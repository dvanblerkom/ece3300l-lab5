==> flow/design.v <==
`timescale 1ns / 1ps
module led_color_rygb(
		 input clk,
		 input [1:0] color,
		 output reg led_r,
		 output reg led_g,
		 output reg led_b
		 );
   localparam RED = 0;
   localparam YELLOW = 1;
   localparam GREEN = 2;
   localparam BLUE = 3;
   wire	     pwm_12;
   wire	     pwm_25;
   pwm_gen #( .PWM_PERCENT(12)) u2_12 (.clk(clk), .pwm_out(pwm_12));
   pwm_gen #( .PWM_PERCENT(25)) u3_25 (.clk(clk), .pwm_out(pwm_25));
   always @(*)
     case (color)
       RED:  
	 begin
	    led_r = pwm_25;
	    led_g = 0;
	    led_b = 0;
	 end
       YELLOW:  
	 begin
	    led_r = pwm_12;
	    led_g = pwm_12;
	    led_b = 0;
	 end
       GREEN:  
	 begin
	    led_r = 0;
	    led_g = pwm_25;
	    led_b = 0;
	 end
       BLUE: 
	 begin
	    led_r = 0;
	    led_g = 0;	    
	    led_b = pwm_25;
	 end
     endcase       
endmodule   
`timescale 1ns / 1ps
module pwm_gen #(parameter PWM_PERCENT = 25) (
	      input  clk,
	      output pwm_out
	 );
   reg [11:0] pwm_cnt = 0;
   always @(posedge clk)
     begin
	pwm_cnt <= pwm_cnt + 1;
     end
   assign pwm_out = pwm_cnt < (PWM_PERCENT * 41);
endmodule
From RTL to reports: led_color_rygb. What the tools print for led_color_rygb, step after step. Lines are those of the file above, counted from 1. A cell with n/a has no value.

Top module: led_color_rygb. Clock port: clk. Cell library: sky130hd. Timing corner: tt_025C_1v80.

After elaboration. Yosys after proc, flatten, opt, wreduce and memory -nomap, before mapping. Enables and synchronous resets that opt folds into registers are not counted as muxes. Memory bits, and registers merged into a memory's read port (data or address), are not among the register bits. Print and check cells are not counted. Equal cells are merged and count once.

The entry for register bits reads 24. The figure for input bits is 3. Output and inout port bits: 3. Cells after elaboration: 16.

For add/subtract/negate cells the number is 2. The figure for $lt $le $gt $ge is 2. The entry for equal/unequal tests reads 3. For multiplexer cells the number is 3. Under reductions and logical operators stands 4.

Operators with widths (number): 12-bit by 1-bit adder with 12-bit output (second input constant) (2); 12-bit by 11-bit < comparator with 1-bit output (second input constant) (1); 12-bit by 9-bit < comparator with 1-bit output (second input constant) (1); 1-bit case mux with 3-bit select (2); 2-bit == test (second input constant) (2); 2-bit OR reduction (2); 3-bit OR reduction (1); 2-bit by 1-bit == test with 1-bit output (second input constant) (1); 2-bit zero test (1); 1-bit case mux with 2-bit select (1).

Depth. Depth = most cells in a row (Yosys ltp): at word level without a register or memory, in the mapped netlist without a sequential cell, where the memories' decode and read muxes count.

For depth after elaboration the number is 3. Under ABC_AREA stands 1. The entry for mapped depth reads 8. Under depth with buffers taken out stands 8.

Netlist. The flow's flattened synthesis, as Yosys stat reports it; memories are mapped. The netlist is that of the ABC_AREA named above (0 if unset); the other value can give another one. Totals and module areas in this step are rounded.

Cells by type: sky130_fd_sc_hd__dfxtp_1 (number 24, total area 480.461 um^2); sky130_fd_sc_hd__nand2_1 (number 29, total area 108.854 um^2); sky130_fd_sc_hd__xor2_1 (number 9, total area 78.826 um^2); sky130_fd_sc_hd__inv_1 (number 15, total area 56.304 um^2); sky130_fd_sc_hd__nand3_1 (number 11, total area 55.053 um^2); sky130_fd_sc_hd__nor2_1 (number 14, total area 52.55 um^2); sky130_fd_sc_hd__nor2_4 (number 4, total area 45.043 um^2); sky130_fd_sc_hd__nand4_1 (number 7, total area 43.792 um^2); sky130_fd_sc_hd__ha_1 (number 3, total area 37.536 um^2); sky130_fd_sc_hd__nand2_2 (number 6, total area 37.536 um^2); sky130_fd_sc_hd__nor3_2 (number 2, total area 20.019 um^2); sky130_fd_sc_hd__xnor2_1 (number 2, total area 17.517 um^2); sky130_fd_sc_hd__inv_2 (number 4, total area 15.014 um^2); sky130_fd_sc_hd__nand3b_1 (number 2, total area 15.014 um^2); sky130_fd_sc_hd__nor3_1 (number 3, total area 15.014 um^2); sky130_fd_sc_hd__a31oi_1 (number 1, total area 6.256 um^2); sky130_fd_sc_hd__nor2_2 (number 1, total area 6.256 um^2); sky130_fd_sc_hd__or2_1 (number 1, total area 6.256 um^2).

Not listed: further types 2, cells in them 2.

Cell count: 140. Under mapped area stands 0.00111 mm^2. Under area of sequential cells stands 0.00048 mm^2. Under flip-flop cells stands 24. The entry for buffers reads 1.

Worst setup path after synthesis. Path of least setup slack by OpenSTA after synthesis, without wires, with an ideal clock, recovery checks aside; 20% of the period is set as input and as output delay. Where synthesis merged equal registers, the netlist keeps one of their names.

Kind: input -> output. From: input port color[0]. To: output port led_g. Under clock period stands 3.23 ns. The entry for external input delay reads 0.646 ns. The figure for output delay is 0.646 ns. For launch time at the first pin the number is 0.646 ns. For arrival the number is 0.960 ns. The figure for data required time is 2.584 ns. Slack: 1.624 ns. The figure for path delay is 0.314 ns. The entry for stages reads 4. The figure for buffers on the path is 0. Synthesis period reached: 1.606 ns.

"path delay" is the arrival time less input delay plus setup time. At an output port there is no setup time. "stages": output pins that drive a net of the path, with the launching flip-flop's if there is one; two outputs of one cell count as two. "synthesis period reached" = period - worst setup slack (recovery checks aside). The figure is calculated, with input and output delays left at 20% of the set period. Between the ends stands the longest chain of elaborated cells between them, by number of cells; it is not shown to be the way that was timed. Of several equally long chains one is given. A line is the first line of the expression or statement that the cell stems from. Yosys adds cells for indexed reads and writes and turns some case tables into memories.

Cell sequence: sky130_fd_sc_hd__inv_1 sky130_fd_sc_hd__nor2_1 sky130_fd_sc_hd__nand4_1 sky130_fd_sc_hd__nand2_1. The figure for length of the longest elaborated chain is 3. Under elaborated cells on any way between the ends stands 6. The figure for source lines of those cells is 1. Classes of those cells: eq/ne: 3; mux: 1; reduce/logical: 2.

RTL lines, path after synthesis: start: declaration (RTL line 4) `input [1:0] color,`; 2-bit == test (RTL line 18) `case (color)`; 2-bit OR reduction; 1-bit case mux with 3-bit select (RTL line 18); end: declaration (RTL line 6) `output reg led_g,`.

Worst path after layout. From the final timing report of stored run 1: the path of least setup slack in the routed layout; clock arrival at registers is part of the times.

Kind: register -> output. From: register u3_25.pwm_cnt[6]. To: output port led_b. Under clock period stands 1.49 ns. The figure for output delay is 0.30 ns. For launch time at the first pin the number is 0.26 ns. For arrival the number is 1.34 ns. The figure for data required time is 1.19 ns. Slack: -0.15 ns. The entry for stages reads 8. The figure for buffers on the path is 1.

Between the ends stands the longest chain of elaborated cells between them, by number of cells; it is not shown to be the way that was timed. Of several equally long chains one is given.

Cell sequence: sky130_fd_sc_hd__dfxtp_2 sky130_fd_sc_hd__or2_1 sky130_fd_sc_hd__nor2_1 sky130_fd_sc_hd__nand2_1 sky130_fd_sc_hd__nand2_2 sky130_fd_sc_hd__nand2_1 sky130_fd_sc_hd__nor2_1 sky130_fd_sc_hd__buf_2. The figure for length of the longest elaborated chain is 2. Under elaborated cells on any way between the ends stands 2. The figure for source lines of those cells is 2. Classes of those cells: compare: 1; mux: 1.

RTL lines, path post-layout: start: declaration (RTL line 50) `reg [11:0] pwm_cnt = 0;`; start: assignment (RTL line 53) `pwm_cnt <= pwm_cnt + 1;`; 12-bit by 11-bit < comparator with 1-bit output (RTL line 55) `assign pwm_out = pwm_cnt < (PWM_PERCENT * 41);`; 1-bit case mux with 2-bit select (RTL line 18) `case (color)`; end: declaration (RTL line 7) `output reg led_b`.

Subject: led_color_rygb on sky130hd, stored results

Hello all,

Flow measurements of led_color_rygb on sky130hd: 2 stored runs with different settings, listed in no order. Input and output delays are each 20% of the period that was set; the output load is 0.01 pF. "reached clock period" = clock period - worst setup slack. The figure is calculated, with input and output delays left at 20% of the set period. The results are shown rounded.

Files of stored run 1:
==> flow/run.sh <==
#!/bin/bash
# the make line also repeats the synthesis and layout settings of config.mk as NAME=value (left out here)
make -C /OpenROAD-flow-scripts/flow DESIGN_CONFIG=/design/flow/config.mk WORK_HOME=/design/flow/orfs CLKGATE_MAP_FILE= finish
==> flow/config.mk <==
export PLATFORM = sky130hd
export DESIGN_NAME = led_color_rygb
export DESIGN_NICKNAME = led_color_rygb
export VERILOG_FILES = /design/flow/design.v
export SDC_FILE = /design/flow/constraint.sdc
export NUM_CORES = 4
export LEC_CHECK = 0
export ABC_AREA = 1
export CAP_MARGIN = 35
export CORE_MARGIN = 2
export CORE_UTILIZATION = 23
export GPL_ROUTABILITY_DRIVEN = 0
export GPL_TIMING_DRIVEN = 0
export MAX_ROUTING_LAYER = met5
export PLACE_DENSITY_LB_ADDON = 0.14
export SETUP_SLACK_MARGIN = -0.15
export SLEW_MARGIN = 20
==> flow/constraint.sdc <==
create_clock -name core_clock -period 1.49 [get_ports {clk}]
set_input_delay 0.2980 -clock core_clock [delete_from_list [all_inputs] [get_ports {clk}]]
set_output_delay 0.2980 -clock core_clock [all_outputs]
set_load 0.01 [all_outputs]

Results of stored run 1. The netlist area reported by Yosys is 0.00111 mm^2. The measured full die area is 0.00539 mm^2. For the utilization in the final report the run shows 27.6 %. The worst setup slack after layout comes to -0.152 ns. The total negative setup slack stands at -0.423 ns. The worst hold slack comes to 0.406 ns. The reached clock period reads 1.642 ns.

Files of stored run 2:
==> flow/run.sh <==
#!/bin/bash
# the make line also repeats the synthesis and layout settings of config.mk as NAME=value (left out here)
make -C /OpenROAD-flow-scripts/flow DESIGN_CONFIG=/design/flow/config.mk WORK_HOME=/design/flow/orfs CLKGATE_MAP_FILE= finish
==> flow/config.mk <==
export PLATFORM = sky130hd
export DESIGN_NAME = led_color_rygb
export DESIGN_NICKNAME = led_color_rygb
export VERILOG_FILES = /design/flow/design.v
export SDC_FILE = /design/flow/constraint.sdc
export NUM_CORES = 4
export LEC_CHECK = 0
export CAP_MARGIN = 20
export CORE_MARGIN = 2
export CORE_UTILIZATION = 40
export SLEW_MARGIN = 20
==> flow/constraint.sdc <==
create_clock -name core_clock -period 1.5 [get_ports {clk}]
set_input_delay 0.3000 -clock core_clock [delete_from_list [all_inputs] [get_ports {clk}]]
set_output_delay 0.3000 -clock core_clock [all_outputs]
set_load 0.01 [all_outputs]

Results of stored run 2. The netlist area reported by Yosys is 0.000965 mm^2. The measured full die area is 0.00282 mm^2. For the utilization in the final report the run shows 56.4 %. The worst setup slack after layout comes to -0.399 ns. The total negative setup slack stands at -1.13 ns. The worst hold slack comes to 0.421 ns. The reached clock period reads 1.899 ns.

Thanks
